==> flow/design.v <==
`timescale 1ns / 1ps
module asyn_reset(
	input	wire	clk,
	input	wire	rst_n,
	output	wire	rst_nr
    );
	reg	rst_nr_1, rst_nr_2;
	always @(posedge clk or negedge rst_n)
	begin
		if (!rst_n)	begin
			rst_nr_1 <= 0;
			rst_nr_2 <= 0;
		end
		else	begin
			rst_nr_1 <= 1;
			rst_nr_2 <= rst_nr_1;
		end
	end
	assign	rst_nr = rst_nr_2;
endmodule
`timescale 1ns / 1ps
module signal_generator(
	input	wire	clk,
	input	wire	rst_n,
	input	wire	m_axis_tready,
	output	wire	[31:0]	m_axis_tdata,
	output	wire	m_axis_tvalid,
	output	wire	init_axi_txn, 
	output 	wire	[3:0]	led,
	input   wire   [31:0]   en_gpio
    );
	wire	rst_nr;  
	asyn_reset asyn_reset_syn_dess(
	.clk(clk),
	.rst_n(rst_n),
	.rst_nr(rst_nr)
	);
	reg	[31:0]	period_cnt;
	reg			signal_valid;
	reg	[3:0]	frame_cnt;
	reg			init_axi_txnr_reg;
	reg	[9:0]	init_axi_txn_cnt;
	assign init_axi_txn = (en_gpio == 32'hFFFFFFFF && init_axi_txn_cnt == 127)? 1 : 0;
	always @(posedge clk or negedge rst_nr)
	begin
		if (!rst_nr)	begin
			init_axi_txn_cnt <= 0;
		end
		else	begin
			if (en_gpio == 32'hFFFFFFFF)	begin
				if (init_axi_txn_cnt == 127)
					init_axi_txn_cnt <= init_axi_txn_cnt;
				else
					init_axi_txn_cnt <= init_axi_txn_cnt + 1;
			end
		end
	end
	always @(posedge clk or negedge rst_nr)
	begin
		if (!rst_nr)
			period_cnt <= 0;
		else	begin
			if (period_cnt == 32'd10000 - 31'd1)
				period_cnt <= period_cnt;
			else
				period_cnt <= period_cnt + 1;
		end
	end
	always @(posedge clk or negedge rst_nr)
	begin
		if (!rst_nr)	
			frame_cnt <= 0;
		else	begin
			if (period_cnt == 32'd0)	begin
				if (frame_cnt == 4'd10)	
					frame_cnt <= frame_cnt;
				else
					frame_cnt <= frame_cnt + 1;
			end		
		end			
	end
	always @(posedge clk or negedge rst_nr)
	begin
		if (!rst_nr)
			init_axi_txnr_reg <= 0;
		else	begin
			if (frame_cnt == 10 - 1 && period_cnt == 32'd10000 - 31'd1)
				init_axi_txnr_reg <= 1;
			else
				init_axi_txnr_reg <= 0;
		end
	end
	reg	[9:0]	burst_len_cnt;
	reg			m_axis_tvalid_reg;
	reg	[9:0]	burst_number_cnt;
	reg	[31:0]	m_axis_tdata_reg;
	always @(posedge clk or negedge rst_nr)
	begin
		if (!rst_nr)	begin
			burst_len_cnt <= 0;
		end
		else	begin
            if (en_gpio == 32'hFFFFFFFF)  begin
                if (burst_len_cnt == 38 - 1)
                    burst_len_cnt <= 0;
                else
                    burst_len_cnt <= burst_len_cnt + 1;
            end
            else    begin
                burst_len_cnt <= 0;
            end
		end
	end
	always @(posedge clk or negedge rst_nr)
	begin
		if (!rst_nr)
			m_axis_tvalid_reg <= 0;
		else
		begin
			if (en_gpio == 32'hFFFFFFFF && burst_len_cnt >= 0 && burst_len_cnt <= 16-1)  
				m_axis_tvalid_reg <= 1;
			else
				m_axis_tvalid_reg <= 0;
		end
	end
	assign m_axis_tvalid =  m_axis_tvalid_reg;
	always @(posedge clk or negedge rst_nr)	
	begin
		if (!rst_nr)
			burst_number_cnt <= 0;
		else
		begin
			if (en_gpio == 32'hFFFFFFFF && burst_len_cnt == 0)	begin
				if (burst_number_cnt == 100)
					burst_number_cnt <= 100;
				else
					burst_number_cnt <= burst_number_cnt + 1;
			end			
		end
	end
	always @(posedge clk or negedge rst_nr)
	begin
		if (!rst_nr)	
			m_axis_tdata_reg <= 0;
		else	begin
			if (m_axis_tready && m_axis_tvalid)	begin
                if (m_axis_tdata_reg == 128-1)
                    m_axis_tdata_reg <= 0;
                else
                    m_axis_tdata_reg <= m_axis_tdata_reg + 1;
            end
            else
                m_axis_tdata_reg <= m_axis_tdata_reg;
		end
	end
	assign m_axis_tdata = m_axis_tdata_reg;
	assign led = (burst_number_cnt == 100)? 4'b1111:4'b0000;
endmodule
== Reports on signal_generator ==
Tool output for the design above, in the order of the flow.
Lines are those of the file above, counted from 1.
Cell names lack the library's common part.
Not given: -
Inputs
  top module: signal_generator
  clock: clk
  cell library: sky130hd
  library corner: tt_025C_1v80

== Word-level counts ==
Source: Yosys, flattened and elaborated, memories not mapped. Widths are those after wreduce. Registers that Yosys merges into a memory's read port (data or address) are not register bits. Print and check cells do not count. Equal cells are merged and count once.
Bit counts
  register bits after elaboration: 65
  latch bits: 0
  RAM bits: 0
  bits in read-only memories: 0
  clocked read ports x word width: 0
  memory cells: 0
  input port bits: 35
  output and inout port bits: 38
  elaborated cells: 33
Cells by class
  $add $sub $neg: 4
  multiply operators: 0
  divide/modulo/power cells: 0
  order comparisons: 2
  equal/unequal tests: 5
  shift-type cells: 0
  mux-type cells: 7
  bitwise logic cells: 1
  reductions and logical operators: 7
Operators by type and width (number)
  32-bit by 1-bit adder with 32-bit output with constant B: 1
  32-bit == test with constant B: 1
  32-bit by 7-bit == test with 1-bit output with constant B: 1
  32-bit 2-to-1 mux: 1
  10-bit by 1-bit adder with 10-bit output with constant B: 3
  10-bit 2-to-1 mux: 3
  10-bit by 7-bit == test with 1-bit output with constant B: 2
  10-bit by 1-bit >= comparator with 1-bit output with constant B: 1
  10-bit by 4-bit less-or-equal comparator with 1-bit output with constant B: 1
  10-bit by 6-bit == test with 1-bit output with constant B: 1
  10-bit logical NOT: 1
  1-bit logical AND: 5
  4-bit 2-to-1 mux: 1
  2-bit AND reduction: 1
  1-bit 2-to-1 mux: 2
  1-bit NOT: 1

== Logic depth ==
Yosys ltp: most cells in a row. Word level: on the elaborated netlist, between registers, memories and ports. Mapped: between sequential cells and ports; inverters and the memories' decode and read muxes count.
Logic depth
  depth in word-level cells: 4
  ABC_AREA: 0
  gate-level depth with buffers: 8
  gate-level depth less buffers: 7

== Netlist ==
Yosys stat after the flow's synthesis: flattened, memories mapped to cells. It holds for the ABC_AREA given above (unset counts as 0); a run with the other value may have another netlist.
Synthesis totals
  mapped cells: 303
  chip area (Yosys): 3210.6 um2
  sequential part of the area: 1626.6 um2
  flip-flop cells: 65
  buffers: 8
Cell types
  dfrtp_1: number 65, total area 1626.56 um2
  xnor2_1: number 28, total area 245.235 um2
  xor2_1: number 23, total area 201.443 um2
  nand4_1: number 19, total area 118.864 um2
  nand2_1: number 26, total area 97.594 um2
  nor2_1: number 26, total area 97.594 um2
  nand3_1: number 19, total area 95.091 um2
  ha_1: number 7, total area 87.584 um2
  nor4_1: number 14, total area 87.584 um2
  nor3_1: number 12, total area 60.058 um2
  and3_1: number 6, total area 37.536 um2
  inv_1: number 10, total area 37.536 um2
  nor4_2: number 3, total area 37.536 um2
  nand4_2: number 2, total area 25.024 um2
  o21ai_0: number 5, total area 25.024 um2
  nor4b_4: number 1, total area 23.773 um2
  buf_4: number 3, total area 22.522 um2
  nor4_4: number 1, total area 21.27 um2
Other cell types: 27; their cells: 33.
The figures by module come from a second, unflattened synthesis with its own total; it is not the netlist above.
Unflattened totals
  cells (unflattened synthesis): 315
  area total of the unflattened synthesis: 3235.6 um2
Rows give one instance, submodules left out.
By module
  signal_generator: instances 1, cells 312, area 3181.8 um2, seq. area 1576.5 um2
  asyn_reset: instances 1, cells 3, area 53.8 um2, seq. area 50.0 um2

== Worst setup path after synthesis ==
OpenSTA on the mapped netlist: ideal clock, no wires. The path of least setup slack (recovery checks aside). Input and output delay are each 20% of the period. Register names are those of the netlist, which keeps one name where synthesis merged equal registers.
Timing after synthesis
  path type: reg2out
  start point: register burst_number_cnt[0]
  end point: output port led[1]
  clock period: 3.26 ns
  external output delay: 0.652 ns
  launch time at the first pin: 0.000 ns
  data arrival time: 1.778 ns
  data required time: 2.608 ns
  slack: 0.830 ns
  path delay: 1.778 ns
  stages: 6
  path buffers: 1
  period reached after synthesis: 2.43 ns
"path delay" is the arrival time less input delay plus setup time.
A path that ends at an output port has no setup time.
"stages" counts driving pins, that of a launching flip-flop among them; a cell with two outputs on the path counts twice.
"period reached after synthesis" is the clock period less the worst setup slack; recovery checks do not enter. This is arithmetic on one report: input and output delays are still those of the set period (20% each).
The rows between start and end are the longest chain of elaborated cells between them; the timing report does not say that the signal goes this way. Where chains are equally long, one stands for them.
A line is the first line of the expression or statement that the cell stems from. Yosys adds cells for indexed reads and writes and turns some case tables into memories.
At most two assigning lines are given for a register; there are more.
Between the ends, after synthesis
  cell sequence: dfrtp_1 > inv_1 > ha_1 > nand4bb_1 > nor4_1 > buf_4
  length of the longest elaborated chain: 2
  elaborated cells on any way between the ends: 2
  classes of those cells: 1 x eq/ne; 1 x mux
RTL lines, path after synthesis
  start: declaration: RTL line 95  | reg [9:0] burst_number_cnt;
  start: assignment: RTL line 130  | burst_number_cnt <= 0;
  start: assignment: RTL line 137  | burst_number_cnt <= burst_number_cnt + 1;
  10-bit by 7-bit == test with 1-bit output: RTL line 157  | assign led = (burst_number_cnt == 100)? 4'b1111:4'b0000;
  4-bit 2-to-1 mux: RTL line 157
  end: declaration: RTL line 29  | output wire [3:0] led,
Nets of the timed path that keep an RTL name, with a line that drives or declares them; the list need not be complete.
Named nets, after synthesis (RTL line)
  led[0]: 157

== Path in the finished layout ==
From the final timing report of flow run A: the path of least setup slack in the routed layout; clock arrival at registers is part of the times.
Timing after layout
  path type: in2out
  start point: input port en_gpio[11]
  end point: output port init_axi_txn
  clock period: 2.34 ns
  input delay: 0.47 ns
  external output delay: 0.47 ns
  launch time at the first pin: 0.47 ns
  data arrival time: 1.79 ns
  data required time: 1.87 ns
  slack: 0.08 ns
  stages: 6
  path buffers: 2
The rows between start and end are the longest chain of elaborated cells between them; the timing report does not say that the signal goes this way. Where chains are equally long, one stands for them.
Between the ends, after layout
  cell sequence: clkdlybuf4s50_1 > nand4_1 > nor4_4 > nand2_1 > nor3_2 > buf_2
  length of the longest elaborated chain: 3
  elaborated cells on any way between the ends: 3
  classes of those cells: 1 x eq/ne; 1 x mux; 1 x reduce/logical
RTL lines, path after layout
  start: declaration: RTL line 30  | input wire [31:0] en_gpio
  32-bit == test: RTL line 43  | assign init_axi_txn = (en_gpio == 32'hFFFFFFFF && init_axi_txn_cnt == 127)? 1 : 0;
  1-bit logical AND: RTL line 43
  1-bit 2-to-1 mux: RTL line 43
  end: declaration: RTL line 28  | output wire init_axi_txn,

Lab notebook: signal_generator

2 stored runs of signal_generator in the flow (synthesis by Yosys, layout by OpenROAD, sky130hd cells), in arbitrary order. Constraints: input delay and output delay 20% of the set period each, output load 0.01 pF.
"finish__power__total" rests on the timing tool's default activity at the inputs, not on a simulated workload.

Flow files of flow run A
==> flow/run.sh <==
#!/bin/bash
# the make line also repeats the synthesis and layout settings of config.mk as NAME=value (left out here)
make -C /OpenROAD-flow-scripts/flow DESIGN_CONFIG=/design/flow/config.mk WORK_HOME=/design/flow/orfs CLKGATE_MAP_FILE= finish
==> flow/config.mk <==
export PLATFORM = sky130hd
export DESIGN_NAME = signal_generator
export DESIGN_NICKNAME = signal_generator
export VERILOG_FILES = /design/flow/design.v
export SDC_FILE = /design/flow/constraint.sdc
export NUM_CORES = 4
export LEC_CHECK = 0
export CAP_MARGIN = 20
export CORE_MARGIN = 2
export CORE_UTILIZATION = 48
export SLEW_MARGIN = 20
==> flow/constraint.sdc <==
create_clock -name core_clock -period 2.34 [get_ports {clk}]
set_input_delay 0.4680 -clock core_clock [delete_from_list [all_inputs] [get_ports {clk}]]
set_output_delay 0.4680 -clock core_clock [all_outputs]
set_load 0.01 [all_outputs]

report of flow run A
yosys chip area after synthesis (um^2): 3210.6
finish__design__die__area: 7359.1
finish__design__instance__utilization: 0.6673
finish__timing__setup__ws: 0.083
finish__timing__setup__tns: 0.000
finish__timing__hold__ws: 0.093
finish__power__total: 2.010e-03

Flow files of flow run B
==> flow/run.sh <==
#!/bin/bash
# the make line also repeats the synthesis and layout settings of config.mk as NAME=value (left out here)
make -C /OpenROAD-flow-scripts/flow DESIGN_CONFIG=/design/flow/config.mk WORK_HOME=/design/flow/orfs CLKGATE_MAP_FILE= finish
==> flow/config.mk <==
export PLATFORM = sky130hd
export DESIGN_NAME = signal_generator
export DESIGN_NICKNAME = signal_generator
export VERILOG_FILES = /design/flow/design.v
export SDC_FILE = /design/flow/constraint.sdc
export NUM_CORES = 4
export LEC_CHECK = 0
export ABC_AREA = 0
export CAP_MARGIN = 20
export CORE_MARGIN = 2
export CORE_UTILIZATION = 54
export CTS_CLUSTER_DIAMETER = 228
export PLACE_DENSITY_LB_ADDON = 0.1
export SETUP_SLACK_MARGIN = 0.38
export SLEW_MARGIN = 35
export TNS_END_PERCENT = 95
==> flow/constraint.sdc <==
create_clock -name core_clock -period 2.08 [get_ports {clk}]
set_input_delay 0.4160 -clock core_clock [delete_from_list [all_inputs] [get_ports {clk}]]
set_output_delay 0.4160 -clock core_clock [all_outputs]
set_load 0.01 [all_outputs]

report of flow run B
yosys chip area after synthesis (um^2): 3210.6
finish__design__die__area: 6578.0
finish__design__instance__utilization: 0.9232
finish__timing__setup__ws: -0.015
finish__timing__setup__tns: -0.018
finish__timing__hold__ws: 0.223
finish__power__total: 2.460e-03
